==> flow/design.v <==
`timescale 1ns / 1ps
module VideoGen(
    input CLK,
    input RST,
    output reg[23:0] data_out,
    output reg hsync_out,
    output reg vsync_out,
    output reg de_out,
    input  [3:0]sw,
    output reg [3:0] led,
    output [31:0] delayclock_out,
    input   sensor_in,
    input   cleardata_in,
    input start_in,
    output reg done_out
    );
reg flg;
reg count_en;
reg[31:0] delayCounter;
reg[11:0] CounterX;
reg[10:0] CounterY;
assign delayclock_out = delayCounter;
always @(posedge CLK)begin
    if(RST)begin
        CounterX <= 12'h0;
    end
    if(!RST)begin
        CounterX <= (CounterX==2200) ? 0 : CounterX+1;
    end
end
always @(posedge CLK)begin
    if(RST)begin
        CounterY <= 11'h0;
    end
    if(!RST)begin
        if(CounterX==2200) CounterY <= (CounterY==1125) ? 0 : CounterY+1;
    end
end
always @(posedge CLK) begin
    if(RST)begin
        flg <= 0;
        delayCounter <= 0;
        data_out <= 0;
        led <= 4'h0;
        count_en <= 0;
        done_out <= 0;
    end else begin
        if(start_in==1)begin
            count_en <= 1;
            led <= led | 4'b0001;
        end
        if(count_en==1 && CounterX==0 && CounterY==0)begin
            flg <= 1;
        end
        if(flg==1) begin
            data_out <= 24'hffffff;
            delayCounter <= delayCounter+1;
            led <= led | 4'b0010;
        end else if(sw[2:0]>0)begin
            data_out <= ({24{sw[0]}} & 24'h0000FF) | ({24{sw[1]}} & 24'h00FF00) |({24{sw[2]}} & 24'hFF0000);
        end else begin
            data_out <= 24'h000000;
        end
        if(sensor_in==1)begin
            flg <= 0;  
            count_en <= 0;
            led <= led | 4'b0100;
            done_out <= 1;
        end
        if(cleardata_in==1)begin
            flg <= 0;
            delayCounter <= 0;
            count_en <= 0;
            led <= 0;
            done_out <= 0;
        end
    end
end
always @(posedge CLK)begin
    if((CounterX>=2008) && (CounterX<2052))
        hsync_out <= 1'b1;
    else
        hsync_out <= 1'b0;
end
always @(posedge CLK)begin
    if((CounterY>=1084) && (CounterY<1089))
        vsync_out <= 1'b1;
    else
        vsync_out <= 1'b0;
end
always @(posedge CLK)begin
    if((CounterX<1920) && (CounterY<1080))
        de_out <= 1'b1;
    else
        de_out <= 1'b0;
end
endmodule
### Reports on VideoGen

The steps from the RTL of VideoGen to its reports follow in flow order.
Line numbers count from 1 in the design file above.
Operators carry their Yosys type and port widths (W data, S select, Z words).
Library cell names are shortened.
A cell with n/a has no value.

* design top: VideoGen
* clock input: CLK
* cell library: sky130hd
* library corner: tt_025C_1v80

### Elaborated design

Counts by Yosys on the flattened word-level netlist (proc, flatten, opt, wreduce; memories kept). Register bits leave out memories and registers merged into their read ports (data or address). Print and check cells are left out. Cells with the same type and inputs are merged into one.

* register bits after elaboration: 88
* output and inout port bits: 64

* add/subtract/negate cells: 3
* $lt $le $gt $ge: 7
* eq/ne operators: 2
* muxes and demuxes: 12
* bitwise operators: 4
* reductions and logical operators: 12

Operator list (number)
* $mux W24: 2
* $mux W11: 4
* $add A32 B1 Y32 const B: 1
* $or A16 B24 Y24: 1
* $lt A11 B11 Y1 const B: 2
* $or A8 B16 Y16: 1
* $add A12 B1 Y12 const B: 1
* $ge A12 B11 Y1 const B: 1
* $lt A12 B11 Y1 const B: 1
* $lt A12 B12 Y1 const B: 1
* $eq A12 B12 Y1 const B: 1
* $logic_not A12 Y1: 1
* $add A11 B1 Y11 const B: 1
* $ge A11 B11 Y1 const B: 1
* $eq A11 B11 Y1 const B: 1
* $logic_not A11 Y1: 1
* $logic_and A1 B1 Y1: 5
* $reduce_or A2 Y1: 2
* $mux W1: 4
* $gt A3 B1 Y1 const B: 1
* $reduce_and A3 Y1: 1
* $reduce_or A3 Y1: 1
* $mux W3: 1
* $not A1 Y1: 2
* $reduce_and A2 Y1: 1
* $mux W2: 1

### Longest topological paths

Longest topological path by Yosys (ltp), each cell counted once; first at word level (registers and memories cut), then after technology mapping (sequential cells cut; the memories' decode and read muxes count).

* depth in word-level cells: 4
* ABC_AREA: 1
* mapped depth: 10

### Synthesis result

Yosys stat after the flow's synthesis: flattened, memories mapped to cells. It holds for the ABC_AREA given above (unset counts as 0); a run with the other value may have another netlist.
The area totals of this step are shown rounded.

* cells in the netlist: 559
* chip area (Yosys): 3700 um2
* sequential area: 1300 um2
* flip-flop cells: 67
* buffers: 33

Cells by type
* dfxtp_1: number 67, area in all 1.34E+03 um2
* nand2_1: number 123, area in all 461.693 um2
* nor2_1: number 104, area in all 390.374 um2
* nand3_1: number 43, area in all 215.206 um2
* inv_1: number 57, area in all 213.955 um2
* buf_4: number 23, area in all 172.666 um2
* nand4_1: number 18, area in all 112.608 um2
* a21oi_1: number 20, area in all 100.096 um2
* nor3_1: number 18, area in all 90.086 um2
* ha_1: number 6, area in all 75.072 um2
* o21ai_0: number 14, area in all 70.067 um2
* nor2_4: number 5, area in all 56.304 um2
* xor2_1: number 6, area in all 52.55 um2
* nand2_2: number 7, area in all 43.792 um2
* nor2_2: number 7, area in all 43.792 um2
* buf_2: number 5, area in all 25.024 um2
* inv_2: number 6, area in all 22.522 um2
* nand3_2: number 2, area in all 20.019 um2

Other cell types: 20; their cells: 28.

### Path before layout

Source: OpenSTA report_checks on the synthesized netlist (no wires, ideal clock, input and output delay 20% of the period each), path of least setup slack; recovery checks are left aside. Register names are those of the netlist, which keeps one name where synthesis merged equal registers.

* kind: register to register
* start point: reg delayCounter[0]
* end point: reg delayCounter[16]
* clock period: 2.34 ns
* library setup time: 0.113 ns
* time at the first pin: 0.000 ns
* arrival: 1.297 ns
* slack: 0.930 ns
* delay of the path: 1.410 ns
* stages: 9
* synthesis period reached: 1.41 ns

"delay of the path" = arrival - input delay + setup time.
"stages": output pins that drive a net of the path, with the launching flip-flop's if there is one; two outputs of one cell count as two.
"synthesis period reached" = period - worst setup slack (recovery checks aside). The figure is calculated, with input and output delays left at 20% of the set period.
Between the ends stands the longest chain of elaborated cells between them, by number of cells; it is not shown to be the way that was timed. Of several equally long chains one is given.
A line is the first line of the expression or statement that the cell stems from. Yosys adds cells for indexed reads and writes and turns some case tables into memories.
At most two assigning lines are given for a register; there are more.

* cells stage by stage: dfxtp_1 ha_1 inv_1 nor2_1 nand2_1 nor3_1 nand2_1 nand2_1 nor2_1
* length of the longest elaborated chain: 1
* elaborated cells between the ends (all ways): 1
* source lines of those cells: 1
* classes of those cells: add/sub (1)

Ends and longest elaborated chain, after synthesis
* start, declared: RTL line 19 `reg[31:0] delayCounter;`
* start, assigned: RTL line 42 `delayCounter <= 0;`
* start, assigned: RTL line 57 `delayCounter <= delayCounter+1;`
* $add A32 B1 Y32: RTL line 57
* end, assigned: RTL line 42
* end, assigned: RTL line 57
* end, declared: RTL line 19

### Worst path after layout

From the final timing report of job 1: the path of least setup slack in the routed layout; clock arrival at registers is part of the times.

* kind: register to output
* start point: reg (no name shown)
* end point: out data_out[2]
* clock period: 3.39 ns
* output delay: 0.68 ns
* time at the first pin: 0.33 ns
* arrival: 1.47 ns
* slack: 1.24 ns
* stages: 3

* cells stage by stage: dfxtp_1 buf_4 clkdlybuf4s50_1

Ends and longest elaborated chain, after layout
* end, declared: RTL line 5 `output reg[23:0] data_out,`

No chain of elaborated cells between the ends is given.

--- measured runs ---
VideoGen through Yosys and OpenROAD on sky130hd: 2 stored runs, unordered, with their settings and measured results. The constraints put input and output delay at 20% of the set period each and load the outputs with 0.01 pF.
"reached clock period" = clock period - worst setup slack. The figure is calculated, with input and output delays left at 20% of the set period.
"critical setup path time" is the time allowed to the run's worst setup path (the clock period less input and output delay, where it has them) less its slack. Clock arrival times count: a late capture clock shortens it, a late launch clock lengthens it.
The measured numbers are rounded.

### Job 1

Settings: `period_ns=3.39`, `CORE_UTILIZATION=43`, `PLACE_DENSITY=0.75`, `HOLD_SLACK_MARGIN=0.12`, `CORE_ASPECT_RATIO=0.74`, `CORE_MARGIN=2`, `TNS_END_PERCENT=50`, `ABC_AREA=1`, `GPL_TIMING_DRIVEN=0`, `CTS_CLUSTER_DIAMETER=293`, `CAP_MARGIN=25`, `SLEW_MARGIN=20`

- Synthesized cell area: 3,700 um2
- Die outline area: 9,400 um2
- Standard-cell area after routing: 4,900 um2
- Utilization: 57 %
- Worst setup slack after layout: 1.2 ns
- Total negative slack on setup checks: 0.000 ns
- Worst hold slack in the final report: 0.46 ns
- Reached clock period: 2.152 ns
- Critical setup path time: 1.47 ns
- Critical path type: register to output

### Job 2

Settings: `period_ns=3.93`, `CORE_UTILIZATION=25`, `SETUP_SLACK_MARGIN=0.03`, `PLACE_DENSITY_LB_ADDON=0.11`, `CORE_ASPECT_RATIO=1.03`, `CORE_MARGIN=2`, `CELL_PAD_IN_SITES_GLOBAL_PLACEMENT=1`, `CELL_PAD_IN_SITES_DETAIL_PLACEMENT=2`, `GPL_TIMING_DRIVEN=0`, `CTS_CLUSTER_DIAMETER=216`, `CAP_MARGIN=35`, `MIN_ROUTING_LAYER=met1`, `SLEW_MARGIN=20`

- Synthesized cell area: 3,400 um2
- Die outline area: 14,000 um2
- Standard-cell area after routing: 4,600 um2
- Utilization: 35 %
- Worst setup slack after layout: 1.3 ns
- Total negative slack on setup checks: 0.000 ns
- Worst hold slack in the final report: 0.47 ns
- Reached clock period: 2.601 ns
- Critical setup path time: 1.81 ns
- Critical path type: input to register
--- end ---
